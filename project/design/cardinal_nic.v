==> flow/design.v <==
module cardinal_nic_buffer(
    clk, reset, write_en, read_en, data_in, data_out, status_reg
);
parameter BUFFER_WIDTH = 64;
input clk, reset;  
input write_en;
input read_en;
input [0:BUFFER_WIDTH - 1] data_in;
output reg [0:BUFFER_WIDTH - 1] data_out;
output reg status_reg;  
always @(posedge clk) begin
    if (reset) begin
        status_reg <= 0;
        data_out <= 0;
    end
    else begin
        case ({write_en, read_en, status_reg})
            3'b000: begin
                status_reg <= 0;
                data_out <= 0;
            end
            3'b001: begin
                status_reg <= 1;
                data_out <= data_out;
            end
            3'b010: begin
                status_reg <= 0;
                data_out <= 0;
            end
            3'b011: begin
                status_reg <= 0;
                data_out <= data_out;
            end
            3'b100: begin
                status_reg <= 1;
                data_out <= data_in;
            end
            3'b101: begin
                status_reg <= 1;
                data_out <= data_out;
            end
            3'b110: begin
                status_reg <= 0;
                data_out <= data_in;
            end
            3'b111: begin
                status_reg <= 0;
                data_out <= data_out;
            end
        endcase
    end
end
endmodule
module cardinal_nic #( 
	parameter PACKET_SIZE = 64
)(
    input clk, reset, nicEn, nicWrEn, net_ro, net_polarity, net_si,
    input [1:0] addr,
    input [PACKET_SIZE-1:0] net_di, d_in,
    output reg [PACKET_SIZE-1:0] d_out, net_do,
    output reg net_so, net_ri
);
reg [PACKET_SIZE-1:0] buffer_d_in;  
wire [PACKET_SIZE-1:0] buffer_net_do;  
reg outp_buffer_write_en;
wire outp_status_reg;
reg outp_buffer_read_en;
reg [PACKET_SIZE-1:0] buffer_net_di;  
wire [PACKET_SIZE-1:0] buffer_d_out;  
reg inp_buffer_write_en;
wire inp_status_reg;
reg inp_buffer_read_en;
cardinal_nic_buffer input_channel_buffer(
    .clk(clk), .reset(reset), .write_en(inp_buffer_write_en), .read_en(inp_buffer_read_en),
    .data_in(buffer_net_di), .data_out(buffer_d_out), .status_reg(inp_status_reg)
);
cardinal_nic_buffer output_channel_buffer(
    .clk(clk), .reset(reset), .write_en(outp_buffer_write_en),.read_en(outp_buffer_read_en),
    .data_in(buffer_d_in), .data_out(buffer_net_do), .status_reg(outp_status_reg)
);
always@(*)
begin
  	d_out = 0;
   	buffer_d_in = d_in;
	outp_buffer_write_en = 0;
	inp_buffer_read_en = 0;
	if( nicEn == 1 )
        begin
            if( nicWrEn == 1 ) begin
                if( addr == 2'b10 )outp_buffer_write_en = 1; 
                else outp_buffer_write_en = 0;
            end
            else begin
				if( addr==2'b00 ) begin
                        inp_buffer_read_en = 1;
                        d_out = buffer_d_out;
                end
				else if( addr==2'b01 ) d_out[63] = inp_status_reg;
				else if( addr==2'b11 )  d_out[63] = outp_status_reg;
				else d_out[63] = 1'b0;
            end
        end
    end
 always @(*)
    begin
		net_do = 0;
        net_so = 0;
		outp_buffer_read_en = 0;
        if(reset)
		begin
			net_so = 1'b0;
		end
		else 
		begin
			if( outp_status_reg == 1 && net_ro == 1 ) 
				begin
					if( net_polarity == 1 && buffer_net_do[0] == 0 ) net_so = 1;
					else if(net_polarity == 0 && buffer_net_do[0] == 1) net_so = 1;
					else net_so = 0;
				end
			if( net_so == 1 && net_ro == 1 )
				begin
					outp_buffer_read_en = 0;
					net_do = buffer_net_do;
				end
		end
	end
 always @(*)
    begin
        buffer_net_di = net_di; 
		net_ri = 1;
		if(reset) begin 
			inp_buffer_write_en =0;
			net_ri = 1;
        end
		else begin
        if(inp_status_reg == 1'b1) net_ri = 1'b0;      
        else net_ri = 1'b1;        
        if(inp_status_reg == 0 && net_si == 1 && net_ri == 1 ) inp_buffer_write_en = 1;
        else inp_buffer_write_en = 0;
	  end
    end
endmodule
### Tool chain data of cardinal_nic

The steps from the RTL of cardinal_nic to its reports follow in flow order.
Lines are those of the file above, counted from 1.
Operators carry their Yosys type and port widths (W data, S select, Z words).
Cell names lack the library's common part.
The mark - stands for no value.

* top module: cardinal_nic
* clock port: clk
* library: sky130hd
* corner: tt_025C_1v80

### Word-level counts

Source: Yosys, flattened and elaborated, memories not mapped. Widths are those after wreduce. Registers that Yosys merges into a memory's read port (data or address) are not register bits. Print and check cells do not count. Equal cells are merged and count once.

* bits in writable memories: 0
* bits in latches: 0
* word width x clocked read ports: 0
* memory bits (read-only): 0
* elaborated cells: 64
* input bits: 137
* memories kept: 0
* register bits: 130

* equality and inequality tests: 13
* shift-type cells: 0
* bitwise gates (word level): 3
* magnitude comparators: 0
* multipliers: 0
* reduce/logical cells: 16
* $add $sub $neg: 0
* divide/modulo/power cells: 0
* multiplexer cells: 28

Operators with widths (count)
* $pmux W64 S2: 2
* $mux W64: 4
* $mux W63: 1
* $mux W1: 19
* $eq A3 B3 Y1 const B: 4
* $eq A2 B2 Y1 const B: 4
* $logic_and A1 B1 Y1: 6
* $reduce_or A2 Y1: 3
* $eq A3 B2 Y1 const B: 2
* $logic_not A3 Y1: 2
* $reduce_or A3 Y1: 2
* $reduce_or A5 Y1: 1
* $eq A2 B1 Y1 const B: 2
* $reduce_or A4 Y1: 1
* $pmux W1 S2: 2
* $not A1 Y1: 3
* $eq A3 B1 Y1 const B: 1
* $logic_not A2 Y1: 1

### Logic depth

Longest topological path by Yosys (ltp), each cell counted once; first at word level (registers and memories cut), then after technology mapping (sequential cells cut; the memories' decode and read muxes count).

* depth in word-level cells: 9
* ABC_AREA: 0
* depth in mapped cells: 4

### Synthesis result

The flow's flattened synthesis, as Yosys stat reports it; memories are mapped. The netlist is that of the ABC_AREA named above (0 if unset); the other value can give another one.

Cells by type
* dfxtp_1: count 130, area in all 2.6E+03 sq um
* a32o_1: count 64, area in all 640.614 sq um
* a22o_1: count 64, area in all 560.538 sq um
* nor3b_1: count 64, area in all 480.461 sq um
* and2_1: count 63, area in all 394.128 sq um
* buf_2: count 22, area in all 110.106 sq um
* buf_6: count 6, area in all 67.565 sq um
* clkbuf_1: count 18, area in all 67.565 sq um
* nor4b_4: count 1, area in all 23.773 sq um
* buf_1: count 6, area in all 22.522 sq um
* and4b_1: count 2, area in all 20.019 sq um
* xnor2_2: count 1, area in all 16.266 sq um
* nor2b_1: count 2, area in all 12.512 sq um
* mux2i_1: count 1, area in all 10.01 sq um
* o21ba_2: count 1, area in all 10.01 sq um
* nand4b_1: count 1, area in all 8.758 sq um
* or3b_2: count 1, area in all 8.758 sq um
* inv_1: count 2, area in all 7.507 sq um

Other cell types: 6; their cells: 7.

* mapped flip-flops: 130
* cell count: 456
* chip area (Yosys): 5103.6 sq um
* sequential part of the area: 2602.5 sq um

By module: a second synthesis without flattening, with its own total; a netlist apart from the flattened one above.

* cell total of the unflattened synthesis: 734
* area total of the unflattened synthesis: 6078.3 sq um

Each row is one instance without its submodules.

By module
* cardinal_nic_buffer: instances 2, cells 287, area 2504.9 sq um
* cardinal_nic: instances 1, cells 160, area 1068.5 sq um

### Timing after synthesis

OpenSTA on the mapped netlist: ideal clock, no wires. The path of least setup slack (recovery checks aside). Input and output delay are each 20% of the period. Register names are those of the netlist, which keeps one name where synthesis merged equal registers.

* path kind: input to output
* start point: in addr[1]
* end point: out d_out[10]
* path delay: 820 ps
* required time: 1280 ps
* arrival: 1140 ps
* external output delay: 320 ps
* time at the first pin: 320 ps
* period: 1600 ps
* driving pins on the path: 3
* setup slack: 140 ps
* path buffers: 1
* synthesis period reached: 1460 ps

"path delay" is the arrival time less input delay plus setup time.
At an output port there is no setup time.
"driving pins on the path" counts driving pins, that of a launching flip-flop among them; a cell with two outputs on the path counts twice.
"synthesis period reached" = period - worst setup slack (recovery checks aside). The figure is calculated, with input and output delays left at 20% of the set period.
The rows between start and end are the longest chain of elaborated cells between them; the timing report does not say that the signal goes this way. Where chains are equally long, one stands for them.
A line is the first line of the expression or statement that the cell stems from. Yosys adds cells for indexed reads and writes and turns some case tables into memories.

* cells stage by stage: nor4b_4 > clkbuf_1 > and2_1
* cells in the longest elaborated chain: 4

Ends and longest elaborated chain, after synthesis
* start: declaration: RTL line 58 `input [1:0] addr,`
* $logic_not A2 Y1: RTL line 94 `if( addr==2'b00 ) begin`
* $mux W63: RTL line 94
* $mux W64: RTL line 89 `if( nicWrEn == 1 ) begin`
* $mux W64: RTL line 87 `if( nicEn == 1 )`
* end: declaration: RTL line 60 `output reg [PACKET_SIZE-1:0] d_out, net_do,`

### Timing after layout

Path of least setup slack in the final report of flow run 2 (OpenROAD, finished layout, wires in). Where an end is a register, its clock arrival counts in the times.
The report prints the path's times to 10 ps; the period is as set.

* path kind: register to output
* start point: reg output_channel_buffer.status_reg
* end point: out net_do[50]
* setup slack: -360 ps
* external output delay: 350 ps
* period: 1760 ps
* driving pins on the path: 9
* arrival: 1770 ps
* path buffers: 6
* required time: 1410 ps
* time at the first pin: 410 ps

The rows between start and end are the longest chain of elaborated cells between them; the timing report does not say that the signal goes this way. Where chains are equally long, one stands for them.
At most two assigning lines are given for a register; there are more.

* cells stage by stage: dfxtp_2 > nand3b_1 > buf_6 > buf_16 > buf_8 > buf_6 > buf_6 > nor3b_2 > buf_2
* cells in the longest elaborated chain: 6

Ends and longest elaborated chain, post-layout
* start: declaration: RTL line 10 `output reg status_reg;`
* start: assignment: RTL line 13 `status_reg <= 0;`
* start: assignment: RTL line 19 `status_reg <= 0;`
* $logic_and A1 B1 Y1: RTL line 115 `if( outp_status_reg == 1 && net_ro == 1 )`
* $mux W1: RTL line 115
* $mux W1: RTL line 109 `if(reset)`
* $logic_and A1 B1 Y1: RTL line 121 `if( net_so == 1 && net_ro == 1 )`
* $mux W64: RTL line 121
* $mux W64: RTL line 109
* end: declaration: RTL line 60 `output reg [PACKET_SIZE-1:0] d_out, net_do,`

FLOW RESULTS
============

Measured data: module cardinal_nic, platform sky130hd, 2 stored runs of the flow under differing settings, order arbitrary. Input and output delays are each 20% of the period that was set; the output load is 0.01 pF.
"achieved clock period" is the run's clock period less its worst setup slack. It is reckoned from that one timing run; input and output delays stay at 20% of the period that was set.
"time used up by the worst setup path" means the part of the period allowed to the worst setup path (the constraints hold back 20% at inputs and 20% at outputs) less its slack; where the path has registers, the arrival times of their clocks count too.
"total design power": no workload was simulated; the value follows from the tool's default switching activity.
"time used up by the worst setup path" is known to 10 ps.

### Flow run 1

==> flow/run.sh <==
#!/bin/bash
# the make line also repeats the synthesis and layout settings of config.mk as NAME=value (left out here)
make -C /OpenROAD-flow-scripts/flow DESIGN_CONFIG=/design/flow/config.mk WORK_HOME=/design/flow/orfs CLKGATE_MAP_FILE= finish
==> flow/config.mk <==
export PLATFORM = sky130hd
export DESIGN_NAME = cardinal_nic
export DESIGN_NICKNAME = cardinal_nic
export VERILOG_FILES = /design/flow/design.v
export SDC_FILE = /design/flow/constraint.sdc
export NUM_CORES = 4
export LEC_CHECK = 0
export ABC_AREA = 1
export CAP_MARGIN = 10
export CELL_PAD_IN_SITES_DETAIL_PLACEMENT = 0
export CORE_ASPECT_RATIO = 1.2
export CORE_MARGIN = 2
export CORE_UTILIZATION = 69
export GPL_ROUTABILITY_DRIVEN = 1
export MAX_ROUTING_LAYER = met5
export PLACE_DENSITY_LB_ADDON = 0.29
export SETUP_SLACK_MARGIN = 0.22
export SLEW_MARGIN = 20
export TNS_END_PERCENT = 35
==> flow/constraint.sdc <==
create_clock -name core_clock -period 2.05 [get_ports {clk}]
set_input_delay 0.4100 -clock core_clock [delete_from_list [all_inputs] [get_ports {clk}]]
set_output_delay 0.4100 -clock core_clock [all_outputs]
set_load 0.01 [all_outputs]

Outcome of flow run 1: stopped before the end: placement reported FLW-0024

### Flow run 2

==> flow/run.sh <==
#!/bin/bash
# the make line also repeats the synthesis and layout settings of config.mk as NAME=value (left out here)
make -C /OpenROAD-flow-scripts/flow DESIGN_CONFIG=/design/flow/config.mk WORK_HOME=/design/flow/orfs CLKGATE_MAP_FILE= finish
==> flow/config.mk <==
export PLATFORM = sky130hd
export DESIGN_NAME = cardinal_nic
export DESIGN_NICKNAME = cardinal_nic
export VERILOG_FILES = /design/flow/design.v
export SDC_FILE = /design/flow/constraint.sdc
export NUM_CORES = 4
export LEC_CHECK = 0
export CAP_MARGIN = 20
export CORE_MARGIN = 2
export CORE_UTILIZATION = 40
export SETUP_SLACK_MARGIN = 0.05
export SLEW_MARGIN = 20
==> flow/constraint.sdc <==
create_clock -name core_clock -period 1.76 [get_ports {clk}]
set_input_delay 0.3520 -clock core_clock [delete_from_list [all_inputs] [get_ports {clk}]]
set_output_delay 0.3520 -clock core_clock [all_outputs]
set_load 0.01 [all_outputs]

Results of flow run 2:
- Yosys chip area after synthesis: 5,103.6 sq um
- Die size: 13,678.5 sq um
- Std-cell area (final layout): 9,510.4 sq um
- Utilization: 0.76
- Setup slack of the critical path: -360 ps
- Total negative slack: -12,412 ps
- Worst hold slack after layout: 461 ps
- Total design power: 7.080 mW
- Achieved clock period: 2,120 ps
- Time used up by the worst setup path: 1,770 ps
- Class of the worst setup path: register to output
